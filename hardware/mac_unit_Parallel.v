==> flow/design.v <==
module mac_unit_Parallel
#(
    parameter DATA_WIDTH    = 8,
	parameter ACC_WIDTH     = DATA_WIDTH + 16,
	parameter RESULT_WIDTH  = 2*DATA_WIDTH
) (
	input  logic                             clk,
	input  logic                             reset,
	input  logic                             en,
	input  logic                             load_accum,
	input  logic signed [DATA_WIDTH-1:0]     act_in, 
	input  logic signed [DATA_WIDTH-1:0]     w_in, 
	input  logic signed [ACC_WIDTH-1:0]      accum_prev,
	output logic signed [RESULT_WIDTH-1:0]   result
);
	logic signed [RESULT_WIDTH-1:0]  mul_out;
	assign mul_out = act_in * w_in;
	logic signed [ACC_WIDTH-1:0]  accum_in, accum_out;
	always_comb begin
		if (load_accum) begin
			accum_in = accum_prev;
		end else begin
			accum_in = accum_out;
		end
	end
	always @(posedge clk) begin
		if (reset) begin
			accum_out <= 0;
		end else if	(en) begin
			accum_out <= mul_out + accum_in;
		end
	end
	assign result = accum_out[ACC_WIDTH-1:ACC_WIDTH-16];
endmodule
module mac_unit_Parallel_clk
#(
    parameter DATA_WIDTH    = 8,
	parameter ACC_WIDTH     = DATA_WIDTH + 16,
	parameter RESULT_WIDTH  = 2*DATA_WIDTH
) (
	input  logic                             clk,
	input  logic                             reset,
	input  logic                             en,
	input  logic                             load_accum,
	input  logic signed [DATA_WIDTH-1:0]     act, 
	input  logic signed [DATA_WIDTH-1:0]     w, 
	input  logic signed [ACC_WIDTH-1:0]      accum_prev,
	output logic signed [RESULT_WIDTH-1:0]   result
);
	logic signed [DATA_WIDTH-1:0]  act_in;
	logic signed [DATA_WIDTH-1:0]  w_in;
	always @(posedge clk) begin
		if (reset) begin
			act_in <= 0;
			w_in   <= 0;
		end else if (en) begin
			act_in <= act;
			w_in   <= w;
		end
	end
	mac_unit_Parallel #(DATA_WIDTH, ACC_WIDTH, RESULT_WIDTH) mac (.*);
endmodule
[Step by step through the tools: mac_unit_Parallel_clk]
Tool output for the design above, in the order of the flow.
Line numbers count from 1 in the design file above.
Library cell names are shortened.
A cell with n/a has no value.
Set-up
  top module: mac_unit_Parallel_clk
  clock port: clk
  standard-cell library: sky130hd
  library corner: tt_025C_1v80

[After elaboration]
Yosys after proc, flatten, opt, wreduce and memory -nomap, before mapping. Enables and synchronous resets that opt folds into registers are not counted as muxes. Memory bits, and registers merged into a memory's read port (data or address), are not among the register bits. Print and check cells are not counted. Equal cells are merged and count once.
Bit counts
  output and inout bits: 16
  RAM bits: 0
  word width x clocked read ports: 0
  register bits: 40
  word-level cells: 6
  ROM bits: 0
  bits in latches: 0
  memory cells: 0
Operators by class
  shift operators: 0
  multiplexer cells: 1
  div/mod/pow operators: 0
  bitwise logic cells: 0
  order comparisons: 0
  add/sub/neg operators: 1
  equality and inequality tests: 0
  reduce/logical cells: 0
  multipliers: 1
Operators by type and width (number)
  8-bit by 8-bit multiplier with 16-bit output: 1
  16-bit by 24-bit adder with 24-bit output: 1
  24-bit two-way mux: 1

[Depth]
Yosys ltp: most cells in a row. Word level: on the elaborated netlist, between registers, memories and ports. Mapped: between sequential cells and ports; inverters and the memories' decode and read muxes count.
Logic depth
  depth after elaboration: 2
  ABC_AREA: 0
  depth in mapped cells: 19
  depth with buffers taken out: 17

[Netlist]
Yosys stat after the flow's synthesis: flattened, memories mapped to cells. It holds for the ABC_AREA given above (unset counts as 0); a run with the other value may have another netlist.
Totals and module areas in this step are rounded.
Mapped netlist
  cells in the netlist: 594
  buffers: 32
  mapped flip-flops: 40
  chip area (Yosys): 5920 um^2
  area of sequential cells: 801 um^2
Cells by type
  fa_1: number 104, total area 2.08E+03 um^2
  dfxtp_1: number 40, total area 800.768 um^2
  ha_1: number 54, total area 675.648 um^2
  mux2i_1: number 53, total area 530.509 um^2
  inv_1: number 90, total area 337.824 um^2
  and2_1: number 32, total area 200.192 um^2
  nor2_1: number 53, total area 198.941 um^2
  xnor2_1: number 19, total area 166.41 um^2
  nand2_1: number 36, total area 135.13 um^2
  buf_4: number 16, total area 120.115 um^2
  a21oi_1: number 10, total area 50.048 um^2
  a211oi_1: number 6, total area 45.043 um^2
  a21o_1: number 6, total area 45.043 um^2
  clkbuf_1: number 12, total area 45.043 um^2
  o21ai_0: number 7, total area 35.034 um^2
  a221oi_2: number 2, total area 30.029 um^2
  o21bai_1: number 4, total area 30.029 um^2
  xor2_1: number 3, total area 26.275 um^2
Other cell types: 29; their cells: 47.
By module: a second synthesis without flattening, with its own total; a netlist apart from the flattened one above.
Unflattened totals
  cells (unflattened synthesis): 594
  area total of the unflattened synthesis: 5870 um^2
Rows give one instance, submodules left out.
Modules
  mac_unit_Parallel: cells 542, area 5290 um^2, times used 1, sequential area 480 um^2
  mac_unit_Parallel_clk: cells 52, area 581 um^2, times used 1, sequential area 320 um^2

[Path before layout]
Source: OpenSTA report_checks on the synthesized netlist (no wires, ideal clock, input and output delay 20% of the period each), path of least setup slack; recovery checks are left aside. Register names are those of the netlist, which keeps one name where synthesis merged equal registers.
Timing path post-synthesis
  path kind: input-to-reg
  start: input port load_accum
  end: register mac.accum_out[22]
  path delay: 5.196 ns
  clock period: 7.48 ns
  input delay: 1.496 ns
  library setup time: 0.117 ns
  required time: 7.363 ns
  setup slack: 0.788 ns
  arrival: 6.575 ns
  stages on the path: 18
  path buffers: 2
  launch time at the first pin: 1.496 ns
  period reached after synthesis: 6.692 ns
"path delay" is the arrival time less input delay plus setup time.
"stages on the path" counts driving pins, that of a launching flip-flop among them; a cell with two outputs on the path counts twice.
"period reached after synthesis" = period - worst setup slack (recovery checks aside). The figure is calculated, with input and output delays left at 20% of the set period.
The rows between start and end are the longest chain of elaborated cells between them; the timing report does not say that the signal goes this way. Where chains are equally long, one stands for them.
Each line given opens the expression or statement behind the cell; cells for indexed reads and writes are added by Yosys, which also makes memories of some case tables.
On the way, post-synthesis
  cell sequence: clkbuf_1 buf_1 mux2i_1 fa_1 inv_1 fa_1 inv_1 fa_1 inv_1 fa_1 fa_1 ha_1 and3_1 a221oi_2 o211a_4 nor3_2 or3_1 a32o_1
  length of the longest elaborated chain: 2
  elaborated cells on any way between the ends: 2
  RTL lines with such cells: 2
  those cells by class: add/sub: 1; mux: 1
Ends and longest elaborated chain, post-synthesis
  start: declaration: RTL line 44  | input logic load_accum,
  24-bit two-way mux: RTL line 20  | if (load_accum) begin
  16-bit by 24-bit adder with 24-bit output: RTL line 30  | accum_out <= mul_out + accum_in;
  end: assignment: RTL line 28  | accum_out <= 0;
  end: assignment: RTL line 30
  end: declaration: RTL line 18  | logic signed [ACC_WIDTH-1:0] accum_in, accum_out;

[Timing after layout]
From the final timing report of run 1: the path of least setup slack in the routed layout; clock arrival at registers is part of the times.
Timing path after layout
  path kind: input-to-reg
  start: input port load_accum
  end: register mac.accum_out[22]
  stages on the path: 19
  launch time at the first pin: 1.46 ns
  library setup time: 0.10 ns
  path buffers: 2
  arrival: 6.76 ns
  setup slack: 0.75 ns
  clock period: 7.32 ns
  input delay: 1.46 ns
  required time: 7.51 ns
The rows between start and end are the longest chain of elaborated cells between them; the timing report does not say that the signal goes this way. Where chains are equally long, one stands for them.
On the way, after layout
  cell sequence: clkdlybuf4s50_1 buf_12 mux2i_1 fa_1 inv_1 fa_1 ha_1 inv_1 fa_1 inv_1 ha_1 ha_1 fa_1 a21o_1 a221oi_2 o211a_4 nor3_2 or3_1 a32o_1
  length of the longest elaborated chain: 2
  elaborated cells on any way between the ends: 2
  RTL lines with such cells: 2
  those cells by class: add/sub: 1; mux: 1
Ends and longest elaborated chain, after layout
  start: declaration: RTL line 44  | input logic load_accum,
  24-bit two-way mux: RTL line 20  | if (load_accum) begin
  16-bit by 24-bit adder with 24-bit output: RTL line 30  | accum_out <= mul_out + accum_in;
  end: assignment: RTL line 28  | accum_out <= 0;
  end: assignment: RTL line 30
  end: declaration: RTL line 18  | logic signed [ACC_WIDTH-1:0] accum_in, accum_out;

Memo
Re: implementation data of mac_unit_Parallel_clk

Below are 2 stored runs of the flow (Yosys, OpenROAD; platform sky130hd) on mac_unit_Parallel_clk, each with its settings and what was measured, unordered. Constraints: input delay and output delay 20% of the set period each, output load 0.01 pF.
By "achieved clock period" is meant the clock period of the run minus its worst setup slack. This is arithmetic on one report: input and output delays are still those of the set period (20% each).
"worst setup path time" means the part of the period allowed to the worst setup path (the constraints hold back 20% at inputs and 20% at outputs) less its slack; where the path has registers, the arrival times of their clocks count too.
"power" rests on the timing tool's default activity at the inputs, not on a simulated workload.
The measured numbers are rounded.
[run 1] settings: period_ns=7.32, CORE_UTILIZATION=31, CAP_MARGIN=20, CORE_MARGIN=2, SLEW_MARGIN=20
[run 1] result: chip area after synthesis (Yosys) 5920 um^2, die area 20200 um^2, standard-cell area of the final layout 6830 um^2, utilization 0.365, worst setup slack after layout 0.751 ns, total negative slack 0.000 ns, worst hold slack 0.492 ns, power 1310 µW, achieved clock period 6.569 ns, worst setup path time 5.10 ns, worst setup path kind input-to-reg
[run 2] settings: period_ns=7.47, CORE_UTILIZATION=24, SETUP_SLACK_MARGIN=1.75, PLACE_DENSITY_LB_ADDON=0.02, CELL_PAD_IN_SITES_DETAIL_PLACEMENT=2, TNS_END_PERCENT=5, GPL_TIMING_DRIVEN=1, GPL_ROUTABILITY_DRIVEN=1, CTS_CLUSTER_DIAMETER=187, SLEW_MARGIN=10, CAP_MARGIN=20, CORE_MARGIN=2
[run 2] result: chip area after synthesis (Yosys) 5920 um^2, die area 25900 um^2, standard-cell area of the final layout 7490 um^2, utilization 0.309, worst setup slack after layout 1.63 ns, total negative slack 0.000 ns, worst hold slack 0.502 ns, power 1490 µW, achieved clock period 5.836 ns, worst setup path time 4.34 ns, worst setup path kind input-to-reg
